==> flow/design.v <==
 module basicBitMap (
                    input   logic   clk,
                    input   logic   resetN,
                    input logic [10:0] offsetX, 
                    input logic [10:0] offsetY,
                    input   logic   InsideRectangle,  
                    output  logic   drawingRequest,  
                    output  logic   [7:0] RGBout,   
                    output  logic   [3:0] HitEdgeCode  
 ) ;
parameter logic [7:0] TRANSPARENT_ENCODING = 8'h1C; 
logic[0:31][0:31][7:0] object_colors = {
    {8'h00,8'h00,8'h00,8'h00,8'h00,8'h00,8'h00,8'h00,8'h00,8'h00,8'h00,8'h00,8'h00,8'h00,8'h00,8'h00,8'h00,8'h00,8'h00,8'h00,8'h00,8'h00,8'h00,8'h00,8'h00,8'h00,8'h00,8'h00,8'h00,8'h00,8'h00,8'h00},
    {8'h00,8'h00,8'h00,8'h00,8'h00,8'h00,8'h00,8'h00,8'h00,8'h00,8'h00,8'h00,8'h00,8'h00,8'h00,8'h00,8'h00,8'h00,8'h00,8'h00,8'h00,8'h00,8'h00,8'h00,8'h00,8'h00,8'h00,8'h00,8'h00,8'h00,8'h00,8'h00},
    {8'hf8,8'hf8,8'hf8,8'hf8,8'hf8,8'hf9,8'he5,8'hed,8'h00,8'hf9,8'hf8,8'hf8,8'hf8,8'hf8,8'hf8,8'he5,8'hed,8'hf8,8'hf8,8'hf8,8'hf8,8'he5,8'hed,8'h00,8'h8c,8'hf8,8'hf8,8'hf8,8'hf8,8'hf8,8'he4,8'he5},
    {8'hf8,8'hf8,8'hf8,8'hf8,8'hf8,8'hf9,8'he5,8'hed,8'h00,8'hf9,8'hf8,8'hf9,8'hf9,8'hf8,8'hf9,8'he4,8'he5,8'hf9,8'hf9,8'hf8,8'hf9,8'he5,8'hed,8'h00,8'h8c,8'hf8,8'hf8,8'hf9,8'hf9,8'hf8,8'he4,8'he5},
    {8'he5,8'he5,8'he5,8'he5,8'he5,8'he5,8'he5,8'hed,8'h00,8'hf9,8'hf8,8'hec,8'he5,8'he5,8'he5,8'he5,8'he5,8'he5,8'he5,8'he5,8'he5,8'he5,8'hed,8'h00,8'h8c,8'hf8,8'hec,8'he5,8'he5,8'he5,8'he5,8'he5},
    {8'he5,8'he5,8'he5,8'he5,8'he5,8'he5,8'he5,8'hed,8'h00,8'hf5,8'hf9,8'hec,8'he5,8'he5,8'he5,8'he5,8'he5,8'he5,8'he5,8'he5,8'he5,8'he5,8'hed,8'h00,8'h8c,8'hf8,8'hec,8'he5,8'he5,8'he5,8'he5,8'hec},
    {8'he5,8'he5,8'he5,8'he5,8'he5,8'he5,8'he5,8'hed,8'h00,8'hcd,8'he5,8'he5,8'he5,8'he5,8'he5,8'he5,8'he5,8'he5,8'he5,8'he5,8'he5,8'he5,8'hed,8'h00,8'h8c,8'hf8,8'hf0,8'he5,8'he5,8'he5,8'he5,8'hec},
    {8'hed,8'hed,8'hed,8'hed,8'hed,8'hed,8'hed,8'hcd,8'h00,8'had,8'hed,8'hed,8'hed,8'hed,8'hed,8'hed,8'hed,8'hed,8'hed,8'hed,8'hed,8'hed,8'hcd,8'h00,8'h8c,8'hf9,8'hf1,8'hed,8'hed,8'hed,8'hed,8'hed},
    {8'h00,8'h00,8'h00,8'h00,8'h00,8'h00,8'h00,8'h00,8'h00,8'h00,8'h00,8'h00,8'h00,8'h00,8'h00,8'h00,8'h00,8'h00,8'h00,8'h00,8'h00,8'h00,8'h00,8'h00,8'h00,8'h00,8'h00,8'h00,8'h00,8'h00,8'h00,8'h00},
    {8'h00,8'h00,8'hf5,8'hf5,8'hcd,8'hcd,8'hf9,8'hf5,8'hcd,8'hf5,8'hf9,8'hf9,8'hf5,8'hcd,8'hcd,8'h00,8'h00,8'hf9,8'hf9,8'hf9,8'hf9,8'hf9,8'hf5,8'hcd,8'hd1,8'hf9,8'hf9,8'hf9,8'hcc,8'hcd,8'h00,8'h00},
    {8'h00,8'h00,8'hf8,8'hf9,8'he4,8'hec,8'hf8,8'hf9,8'he4,8'hf5,8'hf8,8'hf8,8'hf8,8'he5,8'he5,8'h00,8'h00,8'hf8,8'hf8,8'hf8,8'hf8,8'hf8,8'hf9,8'he5,8'hf0,8'hf8,8'hf8,8'hf8,8'hec,8'he5,8'h00,8'h00},
    {8'h00,8'h00,8'hf8,8'hf9,8'he4,8'he5,8'hec,8'hec,8'he5,8'hec,8'hec,8'hec,8'hec,8'he5,8'he5,8'h00,8'h00,8'hf8,8'hf8,8'hf8,8'hf8,8'hec,8'hec,8'he5,8'hec,8'hec,8'hec,8'hec,8'hec,8'he5,8'h00,8'h00},
    {8'h00,8'h00,8'hf8,8'hf9,8'he5,8'he5,8'he5,8'he5,8'he5,8'he5,8'he5,8'he5,8'he5,8'he5,8'he5,8'h00,8'h00,8'hf8,8'hf8,8'hf8,8'hf8,8'he5,8'he5,8'he5,8'he5,8'he5,8'he5,8'he5,8'he5,8'he5,8'h00,8'h00},
    {8'h00,8'h00,8'hf8,8'hf9,8'he5,8'he5,8'he5,8'he5,8'he5,8'he5,8'he5,8'he5,8'he5,8'he5,8'he5,8'h00,8'h00,8'hf8,8'hf8,8'he4,8'he4,8'he5,8'he5,8'he5,8'he5,8'he5,8'he5,8'he5,8'he5,8'he5,8'h00,8'h00},
    {8'h00,8'h00,8'hf8,8'hf9,8'he5,8'he5,8'he5,8'he5,8'he5,8'he5,8'he5,8'he5,8'he5,8'he5,8'he5,8'h00,8'h00,8'hf8,8'hf8,8'he4,8'he5,8'he5,8'he5,8'he5,8'he5,8'he5,8'he5,8'he5,8'he5,8'he5,8'h00,8'h00},
    {8'h00,8'h00,8'h00,8'h00,8'h00,8'h00,8'h00,8'h00,8'h00,8'h00,8'h00,8'h00,8'h00,8'h00,8'h00,8'h00,8'h00,8'h00,8'h00,8'h00,8'h00,8'h00,8'h00,8'h00,8'h00,8'h00,8'h00,8'h00,8'h00,8'h00,8'h00,8'h00},
    {8'h00,8'h00,8'h00,8'h00,8'h00,8'h00,8'h00,8'h00,8'h00,8'h00,8'h00,8'h00,8'h00,8'h00,8'h00,8'h00,8'h00,8'h00,8'h00,8'h00,8'h00,8'h00,8'h00,8'h00,8'h00,8'h00,8'h00,8'h00,8'h00,8'h00,8'h00,8'h00},
    {8'hec,8'he5,8'hf8,8'hf8,8'hf8,8'hf9,8'he5,8'hed,8'h00,8'hf9,8'hf8,8'hf8,8'hf8,8'hf8,8'hf8,8'hf8,8'hf8,8'hf8,8'hf8,8'hf8,8'hf9,8'he4,8'hed,8'h00,8'h8c,8'hf9,8'hf9,8'hf8,8'hf8,8'hf8,8'hed,8'hed},
    {8'hec,8'he5,8'hf8,8'hf8,8'hf8,8'hf9,8'he5,8'hed,8'h00,8'hf9,8'hf8,8'hf8,8'hf8,8'hf8,8'hf8,8'hf8,8'hf8,8'hf8,8'hf8,8'hf8,8'hf8,8'hed,8'hed,8'h00,8'h8c,8'hf8,8'hf8,8'hf8,8'hf8,8'hf8,8'he5,8'he5},
    {8'he5,8'he5,8'he5,8'he5,8'he5,8'he5,8'he5,8'hed,8'h00,8'hf9,8'hf8,8'hec,8'he5,8'he5,8'he5,8'he5,8'he5,8'he5,8'he5,8'he5,8'he5,8'he5,8'hed,8'h00,8'h8c,8'hf8,8'hed,8'he5,8'he5,8'he4,8'he4,8'he5},
    {8'he5,8'he5,8'he5,8'he5,8'he5,8'he5,8'he5,8'hed,8'h00,8'hf9,8'hf8,8'hec,8'he5,8'he5,8'he5,8'he5,8'he5,8'he5,8'he5,8'he5,8'he5,8'he5,8'hed,8'h00,8'h8c,8'hf8,8'hed,8'he5,8'he5,8'he5,8'hed,8'he5},
    {8'he5,8'he5,8'he5,8'he5,8'he5,8'he5,8'he5,8'hed,8'h00,8'hf9,8'hf8,8'hec,8'he5,8'he5,8'he5,8'he5,8'he5,8'he5,8'he5,8'he5,8'he5,8'he5,8'hed,8'h00,8'h84,8'he4,8'he5,8'he5,8'he5,8'he5,8'h00,8'h00},
    {8'hed,8'hed,8'hed,8'hed,8'hed,8'hed,8'he5,8'hcd,8'h00,8'hd5,8'hf9,8'hec,8'hed,8'hed,8'hed,8'hed,8'hed,8'hed,8'hed,8'hed,8'hed,8'hed,8'hed,8'h00,8'h64,8'hed,8'hed,8'hed,8'hed,8'hed,8'h00,8'h00},
    {8'h00,8'h00,8'h00,8'h00,8'h00,8'h00,8'h00,8'h00,8'h00,8'h00,8'h00,8'h00,8'h00,8'h00,8'h00,8'h00,8'h00,8'h00,8'h00,8'h00,8'h00,8'h00,8'h00,8'h00,8'h00,8'h00,8'h00,8'h00,8'h00,8'h00,8'h00,8'h00},
    {8'h00,8'h00,8'h8c,8'h8c,8'h8c,8'h8c,8'h8c,8'h8c,8'h84,8'h8c,8'h8c,8'h8c,8'h8c,8'h84,8'h84,8'h00,8'h00,8'h8c,8'h8c,8'h84,8'h84,8'h84,8'h84,8'h84,8'h8c,8'h8c,8'h8c,8'h8c,8'h64,8'h84,8'h00,8'h00},
    {8'h00,8'h00,8'hf8,8'hf8,8'hf8,8'hf8,8'hf8,8'hf9,8'he5,8'hf5,8'hf8,8'hf8,8'hf8,8'he5,8'he5,8'h00,8'h00,8'hf8,8'hf8,8'he5,8'he5,8'he5,8'he5,8'he5,8'hf0,8'hf8,8'hf8,8'hf8,8'hec,8'he5,8'h00,8'h00},
    {8'h00,8'h00,8'hf8,8'hf8,8'hf8,8'hf8,8'hf0,8'hed,8'he5,8'hed,8'hec,8'hec,8'hec,8'he5,8'he5,8'h00,8'h00,8'hf8,8'hf8,8'hf4,8'hf5,8'he5,8'he5,8'he5,8'hed,8'hec,8'hec,8'hec,8'he5,8'he5,8'h00,8'h00},
    {8'h00,8'h00,8'hf8,8'hf8,8'hf8,8'hf8,8'he5,8'he5,8'he5,8'he5,8'he5,8'he5,8'he5,8'he5,8'he5,8'h00,8'h00,8'hf8,8'hf8,8'hf8,8'hf8,8'he5,8'he5,8'he5,8'he5,8'he5,8'he5,8'he5,8'he5,8'he5,8'h00,8'h00},
    {8'h00,8'h00,8'hf8,8'hf8,8'hec,8'hec,8'he5,8'he5,8'he5,8'he5,8'he5,8'he5,8'he5,8'he5,8'he5,8'h00,8'h00,8'hf8,8'hf8,8'hec,8'hec,8'he5,8'he5,8'he5,8'he5,8'he5,8'he5,8'he5,8'he5,8'he5,8'h00,8'h00},
    {8'h00,8'h00,8'hf8,8'hf8,8'he5,8'he5,8'he5,8'he5,8'he5,8'he5,8'he5,8'he5,8'he5,8'he5,8'he5,8'h00,8'h00,8'hf8,8'hf8,8'he5,8'he5,8'he5,8'he5,8'he5,8'he5,8'he5,8'he5,8'he5,8'he5,8'he4,8'h20,8'h00},
    {8'h00,8'h00,8'h00,8'h00,8'h00,8'h00,8'h00,8'h00,8'h00,8'h00,8'h00,8'h00,8'h00,8'h00,8'h00,8'h00,8'h00,8'h00,8'h00,8'h00,8'h00,8'h00,8'h00,8'h00,8'h00,8'h00,8'h00,8'h00,8'h00,8'h00,8'h00,8'h00},
    {8'h00,8'h00,8'h00,8'h00,8'h00,8'h00,8'h00,8'h00,8'h00,8'h00,8'h00,8'h00,8'h00,8'h00,8'h00,8'h00,8'h00,8'h00,8'h00,8'h00,8'h00,8'h00,8'h00,8'h00,8'h00,8'h00,8'h00,8'h00,8'h00,8'h00,8'h00,8'h00}};
 logic [0:3] [0:3] [3:0] hit_colors =
           {16'hC446,
            16'h8C62,
            16'h8932,
            16'h9113};
always_ff@(posedge clk or negedge resetN)
begin
    if(!resetN) begin
        RGBout <=   8'h00;
        HitEdgeCode <= 4'h0;
    end
    else begin
        RGBout <= TRANSPARENT_ENCODING ;  
        HitEdgeCode <= 4'h0;
        if (InsideRectangle == 1'b1 )
        begin  
            HitEdgeCode <= hit_colors[offsetY >> 3][offsetX >> 3 ];  
            RGBout <= object_colors[offsetY][offsetX];
        end
    end
end 
assign drawingRequest = (RGBout != TRANSPARENT_ENCODING ) ? 1'b1 : 1'b0 ;  
endmodule 
From RTL to reports: basicBitMap
Tool output for the design above, in the order of the flow.
Lines are those of the file above, counted from 1.
Operators: Yosys type, input widths -> output width; for muxes data width and select width s.
{"block": "design", "top": "basicBitMap", "clk_port": "clk", "cell_library": "sky130hd", "corner": "tt_025C_1v80"}

After elaboration
Source: Yosys, flattened and elaborated, memories not mapped. Widths are those after wreduce; folded enables and synchronous resets count as part of the registers. Registers that Yosys merges into a memory's read port (data or address) are not register bits. Print and check cells do not count. Equal cells are merged and count once.
{"block": "classes", "add_sub_neg": 6, "equal": 1, "shifts": 2, "n_mux": 3}
{"block": "op_table", "cell": "$shiftx 8192x21->8 const A", "count": 1}
{"block": "op_table", "cell": "$shiftx 64x14->4 const A", "count": 1}
{"block": "op_table", "cell": "$sub 5x11->12 const A", "count": 2}
{"block": "op_table", "cell": "$add 20x15->21", "count": 1}
{"block": "op_table", "cell": "$sub 2x8->9 const A", "count": 2}
{"block": "op_table", "cell": "$add 13x11->14", "count": 1}
{"block": "op_table", "cell": "$ne 8x5->1 const B", "count": 1}
{"block": "op_table", "cell": "$mux 8", "count": 1}
{"block": "op_table", "cell": "$mux 4", "count": 1}
{"block": "op_table", "cell": "$mux 1", "count": 1}
{"block": "bits", "regBits": 12, "input_bits": 25, "out_inout_bits": 13, "elab_cells": 14}

Depth
Longest topological path by Yosys (ltp), each cell counted once; first at word level (registers and memories cut), then after technology mapping (sequential cells cut; the memories' decode and read muxes count).
{"block": "logic_depth", "word_depth": 4, "ABC_AREA": 0, "mapped_depth": 13, "ltp_nobuf": 12}

Netlist
Yosys stat after the flow's synthesis: flattened, memories mapped to cells. It holds for the ABC_AREA given above (unset counts as 0); a run with the other value may have another netlist.
The area totals of this step are shown rounded.
{"block": "synth_totals", "cells": 602, "yosys_area_um2": 3960, "seqArea_um2": 275, "ffs": 11, "buffers": 66}
{"block": "by_type", "cell_type": "sky130_fd_sc_hd__a21oi_1", "count": 59, "area_total_um2": 295.283}
{"block": "by_type", "cell_type": "sky130_fd_sc_hd__dfrtp_1", "count": 11, "area_total_um2": 275.264}
{"block": "by_type", "cell_type": "sky130_fd_sc_hd__o21ai_0", "count": 54, "area_total_um2": 270.259}
{"block": "by_type", "cell_type": "sky130_fd_sc_hd__nor2_1", "count": 47, "area_total_um2": 176.419}
{"block": "by_type", "cell_type": "sky130_fd_sc_hd__nand2_1", "count": 34, "area_total_um2": 127.622}
{"block": "by_type", "cell_type": "sky130_fd_sc_hd__ha_1", "count": 10, "area_total_um2": 125.12}
{"block": "by_type", "cell_type": "sky130_fd_sc_hd__a211oi_1", "count": 15, "area_total_um2": 112.608}
{"block": "by_type", "cell_type": "sky130_fd_sc_hd__clkbuf_1", "count": 30, "area_total_um2": 112.608}
{"block": "by_type", "cell_type": "sky130_fd_sc_hd__nand3_1", "count": 22, "area_total_um2": 110.106}
{"block": "by_type", "cell_type": "sky130_fd_sc_hd__a311oi_1", "count": 12, "area_total_um2": 105.101}
{"block": "by_type", "cell_type": "sky130_fd_sc_hd__buf_2", "count": 21, "area_total_um2": 105.101}
{"block": "by_type", "cell_type": "sky130_fd_sc_hd__nand2b_1", "count": 16, "area_total_um2": 100.096}
{"block": "by_type", "cell_type": "sky130_fd_sc_hd__a221oi_1", "count": 11, "area_total_um2": 96.342}
{"block": "by_type", "cell_type": "sky130_fd_sc_hd__nor3_1", "count": 19, "area_total_um2": 95.091}
{"block": "by_type", "cell_type": "sky130_fd_sc_hd__a31oi_1", "count": 15, "area_total_um2": 93.84}
{"block": "by_type", "cell_type": "sky130_fd_sc_hd__nor2b_1", "count": 13, "area_total_um2": 81.328}
{"block": "by_type", "cell_type": "sky130_fd_sc_hd__xnor2_1", "count": 9, "area_total_um2": 78.826}
{"block": "by_type", "cell_type": "sky130_fd_sc_hd__xor2_1", "count": 9, "area_total_um2": 78.826}
Not listed: further types 62, cells in them 195.

Path before layout
OpenSTA on the mapped netlist: ideal clock, no wires. The path of least setup slack (recovery checks aside). Input and output delay are each 20% of the period. Register names are those of the netlist, which keeps one name where synthesis merged equal registers.
{"block": "synth_path", "kind": "input to register", "startpoint": "input offsetX[5]", "endpoint": "register RGBout[5]", "clock_period_ns": 4.08, "in_delay_ns": 0.816, "setup_time_ns": 0.094, "launch_ns": 0.816, "t_arrival_ns": 3.275, "required_time_ns": 3.986, "setup_slack_ns": 0.712, "delay_ns": 2.553, "path_stages": 13, "n_path_buf": 1, "period_less_setup_slack_ns": 3.368}
"delay_ns" is the arrival time less input delay plus setup time.
"path_stages" counts driving pins, that of a launching flip-flop among them; a cell with two outputs on the path counts twice.
"period_less_setup_slack_ns" is the clock period less the worst setup slack; recovery checks do not enter. This is arithmetic on one report: input and output delays are still those of the set period (20% each).
The rows between start and end are the longest chain of elaborated cells between them; the timing report does not say that the signal goes this way. Where chains are equally long, one stands for them.
Each line given opens the expression or statement behind the cell; cells for indexed reads and writes are added by Yosys, which also makes memories of some case tables.
At most two assigning lines are given for a register; there are more.
{"block": "synth_between", "cell_sequence": "sky130_fd_sc_hd__inv_1 -> sky130_fd_sc_hd__ha_1 -> sky130_fd_sc_hd__nand2_1 -> sky130_fd_sc_hd__xor2_1 -> sky130_fd_sc_hd__ha_1 -> sky130_fd_sc_hd__and2_4 -> sky130_fd_sc_hd__a221o_1 -> sky130_fd_sc_hd__o211ai_4 -> sky130_fd_sc_hd__buf_6 -> sky130_fd_sc_hd__nand4_2 -> sky130_fd_sc_hd__a211oi_1 -> sky130_fd_sc_hd__a31oi_1 -> sky130_fd_sc_hd__a221oi_2", "elab_chain_cells": 4, "cone_cells": 4, "cone_lines": 2, "cone_classes": "add/sub (2); shift (1); mux (1)"}
{"block": "synth_rtl", "item": "start: declaration", "line": 4, "text": "input logic [10:0] offsetX,"}
{"block": "synth_rtl", "item": "$sub 5x11->12", "line": 62, "text": "RGBout <= object_colors[offsetY][offsetX];"}
{"block": "synth_rtl", "item": "$add 20x15->21", "line": 62}
{"block": "synth_rtl", "item": "$shiftx 8192x21->8", "line": 62}
{"block": "synth_rtl", "item": "$mux 8", "line": 59, "text": "if (InsideRectangle == 1'b1 )"}
{"block": "synth_rtl", "item": "end: assignment", "line": 57, "text": "RGBout <= TRANSPARENT_ENCODING ;"}
{"block": "synth_rtl", "item": "end: assignment", "line": 62}
{"block": "synth_rtl", "item": "end: declaration", "line": 8, "text": "output  logic   [7:0] RGBout,"}

Timing after layout
Path of least setup slack in the final report of record 2 (OpenROAD, finished layout, wires in). Where an end is a register, its clock arrival counts in the times.
{"block": "layout_path", "kind": "input to register", "startpoint": "input offsetX[5]", "endpoint": "register RGBout[0]", "clock_period_ns": 2.52, "in_delay_ns": 0.50, "setup_time_ns": 0.08, "launch_ns": 0.50, "t_arrival_ns": 3.19, "required_time_ns": 2.67, "setup_slack_ns": -0.52, "path_stages": 14, "n_path_buf": 3}
The rows between start and end are the longest chain of elaborated cells between them; the timing report does not say that the signal goes this way. Where chains are equally long, one stands for them.
At most two assigning lines are given for a register; there are more.
{"block": "layout_between", "cell_sequence": "sky130_fd_sc_hd__buf_8 -> sky130_fd_sc_hd__buf_6 -> sky130_fd_sc_hd__nor3_4 -> sky130_fd_sc_hd__nand2_2 -> sky130_fd_sc_hd__xor2_1 -> sky130_fd_sc_hd__ha_1 -> sky130_fd_sc_hd__and2_4 -> sky130_fd_sc_hd__a221oi_4 -> sky130_fd_sc_hd__buf_4 -> sky130_fd_sc_hd__nand4_1 -> sky130_fd_sc_hd__a311o_1 -> sky130_fd_sc_hd__a221oi_2 -> sky130_fd_sc_hd__o311a_1 -> sky130_fd_sc_hd__o2bb2ai_2", "elab_chain_cells": 4, "cone_cells": 4, "cone_lines": 2, "cone_classes": "add/sub (2); shift (1); mux (1)"}
{"block": "layout_rtl", "item": "start: declaration", "line": 4, "text": "input logic [10:0] offsetX,"}
{"block": "layout_rtl", "item": "$sub 5x11->12", "line": 62, "text": "RGBout <= object_colors[offsetY][offsetX];"}
{"block": "layout_rtl", "item": "$add 20x15->21", "line": 62}
{"block": "layout_rtl", "item": "$shiftx 8192x21->8", "line": 62}
{"block": "layout_rtl", "item": "$mux 8", "line": 59, "text": "if (InsideRectangle == 1'b1 )"}
{"block": "layout_rtl", "item": "end: assignment", "line": 57, "text": "RGBout <= TRANSPARENT_ENCODING ;"}
{"block": "layout_rtl", "item": "end: assignment", "line": 62}
{"block": "layout_rtl", "item": "end: declaration", "line": 8, "text": "output  logic   [7:0] RGBout,"}

Appendix: measured runs

Settings and measured results of 2 stored flow runs for module basicBitMap (sky130hd), not sorted in any way. The constraints put input and output delay at 20% of the set period each and load the outputs with 0.01 pF.
Measured values are rounded.

{"run": "record 1", "settings": { "period_ns": 2.1, "CORE_UTILIZATION": 49, "PLACE_DENSITY_LB_ADDON": 0.25, "CELL_PAD_IN_SITES_DETAIL_PLACEMENT": 1, "TNS_END_PERCENT": 40, "GPL_TIMING_DRIVEN": 1, "MIN_ROUTING_LAYER": "met2", "CAP_MARGIN": 20, "CORE_MARGIN": 2, "SLEW_MARGIN": 20 }, "outcome": "not finished: placement ended with error DPL-0033"}
{"run": "record 2", "settings": { "period_ns": 2.52, "CORE_UTILIZATION": 16, "PLACE_DENSITY_LB_ADDON": 0.14, "CORE_ASPECT_RATIO": 0.72, "CELL_PAD_IN_SITES_DETAIL_PLACEMENT": 0, "GPL_ROUTABILITY_DRIVEN": 0, "CTS_CLUSTER_SIZE": 40, "CAP_MARGIN": 40, "SLEW_MARGIN": 20, "MAX_ROUTING_LAYER": "met4", "CORE_MARGIN": 2 }, "results": { "final_setup_tns_ns": -2.93, "worstSetupSlack_ns": -0.522, "stdcell_area_um2": 7170, "ys_area_um2": 3960, "final_die_area_um2": 26100 }}
